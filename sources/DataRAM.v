==> flow/design.v <==
`timescale 1ns / 1ps
module DataRAM(
    input  wire re,
    input  wire we,
    input  wire[5:0] addr0,
    input  wire[5:0] addr1,
    input  wire[5:0] addr2,
    input  wire[5:0] addr3,
    inout  wire[7:0]  data0,
    inout  wire[7:0]  data1,
    inout  wire[7:0]  data2,
    inout  wire[7:0]  data3
    );
reg[7:0] ram [63:0];
assign data0 = re ? ram[addr0] : 8'hzz;
assign data1 = re ? ram[addr1] : 8'hzz;
assign data2 = re ? ram[addr2] : 8'hzz;
assign data3 = re ? ram[addr3] : 8'hzz;
always @(posedge we) begin
    ram[addr0] <= we ? data0 : ram[addr0];
    ram[addr1] <= we ? data1 : ram[addr1];
    ram[addr2] <= we ? data2 : ram[addr2];
    ram[addr3] <= we ? data3 : ram[addr3];
end
endmodule
## Tool chain data of DataRAM

Tool output for the design above, in the order of the flow.
Line numbers count from 1 in the design file above.
Cell names lack the library's common part.
A cell with -- has no value.

- Top: DataRAM
- Clock port: we
- Cell library: sky130hd
- Corner: tt_025C_1v80

## Word level

Yosys after proc, flatten, opt, wreduce and memory -nomap, before mapping. Enables and synchronous resets that opt folds into registers are not counted as muxes. Memory bits, and registers merged into a memory's read port (data or address), are not among the register bits. Print and check cells are not counted. Equal cells are merged and count once.
Memory sizes are those after Yosys's memory passes, which may raise the word count (mostly to a power of two), join words into wider ones and drop unused or constant bits.

- Flip-flop bits (word level): 0
- Bits in latches: 0
- Bits in writable memories: 512
- Bits in read-only memories: 0
- Clocked read ports x word width: 0
- Memories kept: 1
- Input bits: 26
- Cells after elaboration: 9

- Add/subtract/negate cells: 0
- Multipliers: 0
- Divide/modulo/power cells: 0
- Magnitude comparators: 0
- Eq/ne operators: 0
- Shift-type cells: 0
- Mux-type cells: 8
- Bitwise logic cells: 0
- Reduce/logical cells: 0

Memory list:

| name | depth | bits a word | read ports | write ports | line | RTL |
|---|---|---|---|---|---|---|
| ram | 64 | 8 | 4 | 4 | 14 | `reg[7:0] ram [63:0];` |

Operators with widths:

| kind | number |
|---|---|
| two-way mux 8 bit | 8 |

## Longest topological paths

Longest topological path by Yosys (ltp), each cell counted once; first at word level (registers and memories cut), then after technology mapping (sequential cells cut; the memories' decode and read muxes count).

- Depth in word-level cells: 2
- ABC_AREA: 0
- Depth in mapped cells: 14
- Gate-level depth less buffers: 7

## After synthesis

The flow's flattened synthesis, as Yosys stat reports it; memories are mapped. The netlist is that of the ABC_AREA named above (0 if unset); the other value can give another one.
Totals and module areas in this step are rounded.

- Cell count: 4,772
- Cell area after synthesis: 46,350 um^2
- Mapped flip-flops: 512
- Buffers: 543

Cell types:

| cell | number | total area (um^2) |
|---|---|---|
| edfxtp_1 | 512 | 1.54E+04 |
| mux4_2 | 204 | 4.59E+03 |
| o221ai_1 | 455 | 3.99E+03 |
| a22oi_1 | 481 | 3.61E+03 |
| mux2i_1 | 187 | 1.87E+03 |
| nor2_1 | 379 | 1.42E+03 |
| o21ai_0 | 267 | 1.34E+03 |
| nand2_1 | 306 | 1.15E+03 |
| mux2_2 | 100 | 1,126.08 |
| a221oi_1 | 127 | 1.11E+03 |
| a21oi_1 | 218 | 1.09E+03 |
| buf_2 | 192 | 960.922 |
| clkbuf_1 | 244 | 915.878 |
| a221o_1 | 82 | 820.787 |
| nand3_1 | 125 | 625.6 |
| or2_2 | 87 | 544.272 |
| a22o_1 | 42 | 367.853 |
| o22ai_1 | 58 | 362.848 |

Not listed: further types 63, cells in them 706.

# Flow runs of DataRAM

Design DataRAM on sky130hd. What follows are 2 stored runs of the flow, each under its own settings; their order means nothing. The constraints put input and output delay at 20% of the set period each and load the outputs with 0.01 pF.
"achieved clock period" means the clock period less the worst setup slack. The figure is calculated, with input and output delays left at 20% of the set period.
"critical path time" = time allowed to the worst setup path (clock period - input delay - output delay, where it has them) - its slack; a late launch clock adds to it, a late capture clock takes from it.
"power" rests on the timing tool's default activity at the inputs, not on a simulated workload.
The measured numbers are rounded.
A setting shown as n/a is not set for that run.
A result given as n/a is not shown for that run.

| name | run A | run B |
|---|---|---|
| period_ns | 6.7 | 6.6 |
| CORE_UTILIZATION | 50 | 45 |
| SETUP_SLACK_MARGIN | 1.11 | n/a |
| PLACE_DENSITY_LB_ADDON | 0.16 | 0.04 |
| CORE_MARGIN | 6 | 2 |
| CELL_PAD_IN_SITES_DETAIL_PLACEMENT | 2 | n/a |
| GPL_TIMING_DRIVEN | 1 | n/a |
| CTS_CLUSTER_SIZE | 85 | 91 |
| MIN_ROUTING_LAYER | met1 | n/a |
| CAP_MARGIN | 20 | 20 |
| SLEW_MARGIN | 20 | 20 |
| CORE_ASPECT_RATIO | n/a | 0.8 |
| TNS_END_PERCENT | n/a | 10 |
| ABC_AREA | n/a | 1 |
| critical path time (ns) | n/a | 3.56 |
| worst setup path kind | n/a | input to output |
| chip area in the Yosys report (um^2) | n/a | 56,360 |
| standard-cell area of the final layout (um^2) | n/a | 61,240 |
| worst setup slack after layout (ns) | n/a | 0.395 |
| die outline area (um^2) | n/a | 128,100 |
| power (uW) | n/a | 13,020 |
| worst hold slack in the final report (ns) | n/a | 0.901 |
| achieved clock period (ns) | n/a | 6.205 |
| post-layout utilization | n/a | 0.491 |
| total negative slack (ns) | n/a | 0.000 |

Run A: incomplete, routing halted on GRT-0116
