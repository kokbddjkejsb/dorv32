==> flow/design.v <==
`timescale 1ns / 1ps
module pu_ram(
    input clk,
    input rst,
    input  wire       re_in,
    input  wire       we_in,
    input  wire[1:0]  width_in,
    output reg        we_out,
    input  wire[31:0] addr_in,
    output wire[5:0] addr_out0,
    output wire[5:0] addr_out1,
    output wire[5:0] addr_out2,
    output wire[5:0] addr_out3,
    inout  wire[31:0] data_pu,
    inout  wire[7:0]  data_ram0,
    inout  wire[7:0]  data_ram1,
    inout  wire[7:0]  data_ram2,
    inout  wire[7:0]  data_ram3
    );
reg[31:0] data_tmp;
wire[4:0] addr_in_tmp;
assign addr_in_tmp = addr_in[4:0] - 32'h1000;
assign addr_out0 = width_in != 2'b11 ? addr_in_tmp : 12'bz;
assign addr_out1 = width_in == 2'b01 | width_in == 2'b10 ? addr_in_tmp + 1 : 12'bz;
assign addr_out2 = width_in == 2'b10 ? addr_in_tmp + 2 : 12'bz;
assign addr_out3 = width_in == 2'b10 ? addr_in_tmp + 3 : 12'bz;
assign data_pu = re_in ? data_tmp : 32'bz;
assign data_ram0 = we_in ? data_tmp[7:0] : 8'bz;
assign data_ram1 = we_in & (width_in == 2'b01 | width_in == 2'b10) ? data_tmp[15:8] : 8'hzz;
assign data_ram2 = we_in & width_in == 2'b10 ? data_tmp[23:16] : 8'hzz;
assign data_ram3 = we_in & width_in == 2'b10 ? data_tmp[31:24] : 8'hzz;
always @(negedge clk or negedge rst) begin
    if (!rst) begin
        we_out <= 0;
        data_tmp <= 32'h00000000;
    end else begin
        we_out <= 0;
        if (we_in) begin
            we_out <= 1;
            data_tmp <= data_pu;
        end
        if (re_in) begin
            case (width_in)
                2'b00:begin
                    data_tmp <= {24'h000000,data_ram0};
                end
                2'b01:begin
                    data_tmp <= {16'h0000, data_ram1, data_ram0};
                end
                2'b10:begin
                    data_tmp <= {data_ram3, data_ram2, data_ram1, data_ram0};
                end
                default:begin
                    data_tmp <= 32'h00000000;
                end
            endcase
        end
    end
end
endmodule
==> Reports on pu_ram <==
Tool output for the design above, in the order of the flow.
Lines are those of the file above, counted from 1.
Operators: Yosys type, input widths -> output width; for muxes data width and select width s.
Library cell names are shortened.
{ "design": {"top_module": "pu_ram", "clock_port": "clk", "lib": "sky130hd", "lib_corner": "tt_025C_1v80"} }

==> Elaborated design <==
Yosys after proc, flatten, opt, wreduce and memory -nomap, before mapping. Memory bits, and registers merged into a memory's read port (data or address), are not among the register bits. Print and check cells are not counted. Equal cells are merged and count once.
{ "word_totals": {"register_bits": 33, "output_inout_bits": 89, "in_bits": 38} }
{ "op_classes": {"addsub": 4, "n_reduce_logical": 2, "n_eq": 3, "mux": 13, "n_logic": 3} }
{ "op_table": {"columns": ["cell", "count"], "rows": [
  ["$pmux 32 s3", 1],
  ["$mux 32", 3],
  ["$mux 8", 4],
  ["$mux 6", 4],
  ["$add 5x2->6 const B", 2],
  ["$add 5x1->6 const B", 1],
  ["$sub 5x1->5 const B", 1],
  ["$and 1x1->1", 2],
  ["$eq 2x1->1 const B", 1],
  ["$eq 2x2->1 const B", 1],
  ["$ne 2x2->1 const B", 1],
  ["$logic_not 2->1", 1],
  ["$reduce_bool 2->1", 1],
  ["$or 1x1->1", 1],
  ["$mux 1", 1]
]} }

==> Longest topological paths <==
Yosys ltp: most cells in a row. Word level: on the elaborated netlist, between registers, memories and ports. Mapped: between sequential cells and ports; inverters and the memories' decode and read muxes count.
{ "logic_depth": {"ltp_word": 6, "abc_area": 0, "depth_mapped": 4, "ltp_nobuf": 4} }

==> Mapped cells and area <==
Yosys stat after the flow's synthesis: flattened, memories mapped to cells. It holds for the ABC_AREA given above (unset counts as 0); a run with the other value may have another netlist.
The area totals of this step are shown rounded.
{ "synth_totals": {"ffs": 1, "stdcells": 100, "buffers": 73, "mapped_area_mm2": 0.0007582} }
{ "types": {"columns": ["cell_type", "count", "type_area_um2"], "rows": [
  ["buf_4", 73, 548.026],
  ["xnor2_1", 6, 52.55],
  ["ha_1", 4, 50.048],
  ["dfrtn_1", 1, 25.024],
  ["xor2_1", 2, 17.517],
  ["inv_1", 4, 15.014],
  ["nand3_1", 2, 10.01],
  ["nand2_1", 2, 7.507],
  ["nand3b_1", 1, 7.507],
  ["and2_1", 1, 6.256],
  ["and3_1", 1, 6.256],
  ["a21oi_1", 1, 5.005],
  ["conb_1", 1, 3.754],
  ["nor2_1", 1, 3.754]
]} }

==> results <==
Below are 2 stored runs of the flow (Yosys, OpenROAD; platform sky130hd) on pu_ram, each with its settings and what was measured, unordered. Constraints: input delay and output delay 20% of the set period each, output load 0.01 pF.
By "power.total_uw" is meant OpenSTA's value without simulated activity: inputs other than the clock are taken to toggle once in ten clock periods, and the tool carries that through the logic.
The measured numbers are rounded.
[
  {
    "run": "run 1",
    "settings": { "period_ns": 1.49, "CORE_UTILIZATION": 19, "SETUP_SLACK_MARGIN": 0.4, "PLACE_DENSITY_LB_ADDON": 0.22, "HOLD_SLACK_MARGIN": 0.3, "GPL_TIMING_DRIVEN": 0, "MIN_ROUTING_LAYER": "met2", "MAX_ROUTING_LAYER": "met5", "CAP_MARGIN": 20, "CORE_MARGIN": 2, "SLEW_MARGIN": 20 },
    "results": { "final_util_pct": 44.8, "synthArea_mm2": 0.0007582, "timing.setup.tns_ps": -33, "worst_setup_slack_ps": -33, "design_die_area_mm2": 0.004512, "layout_stdcell_area_mm2": 0.001675, "power.total_uw": 523.6 }
  },
  {
    "run": "run 2",
    "settings": { "period_ns": 2.02, "CAP_MARGIN": 20, "CORE_MARGIN": 2, "CORE_UTILIZATION": 40, "SLEW_MARGIN": 20 },
    "results": { "worst_setup_slack_ps": 39, "timing.setup.tns_ps": 0, "power.total_uw": 213.5, "design_die_area_mm2": 0.00226, "layout_stdcell_area_mm2": 0.0008583, "synthArea_mm2": 0.0007582, "final_util_pct": 48.7 }
  }
]
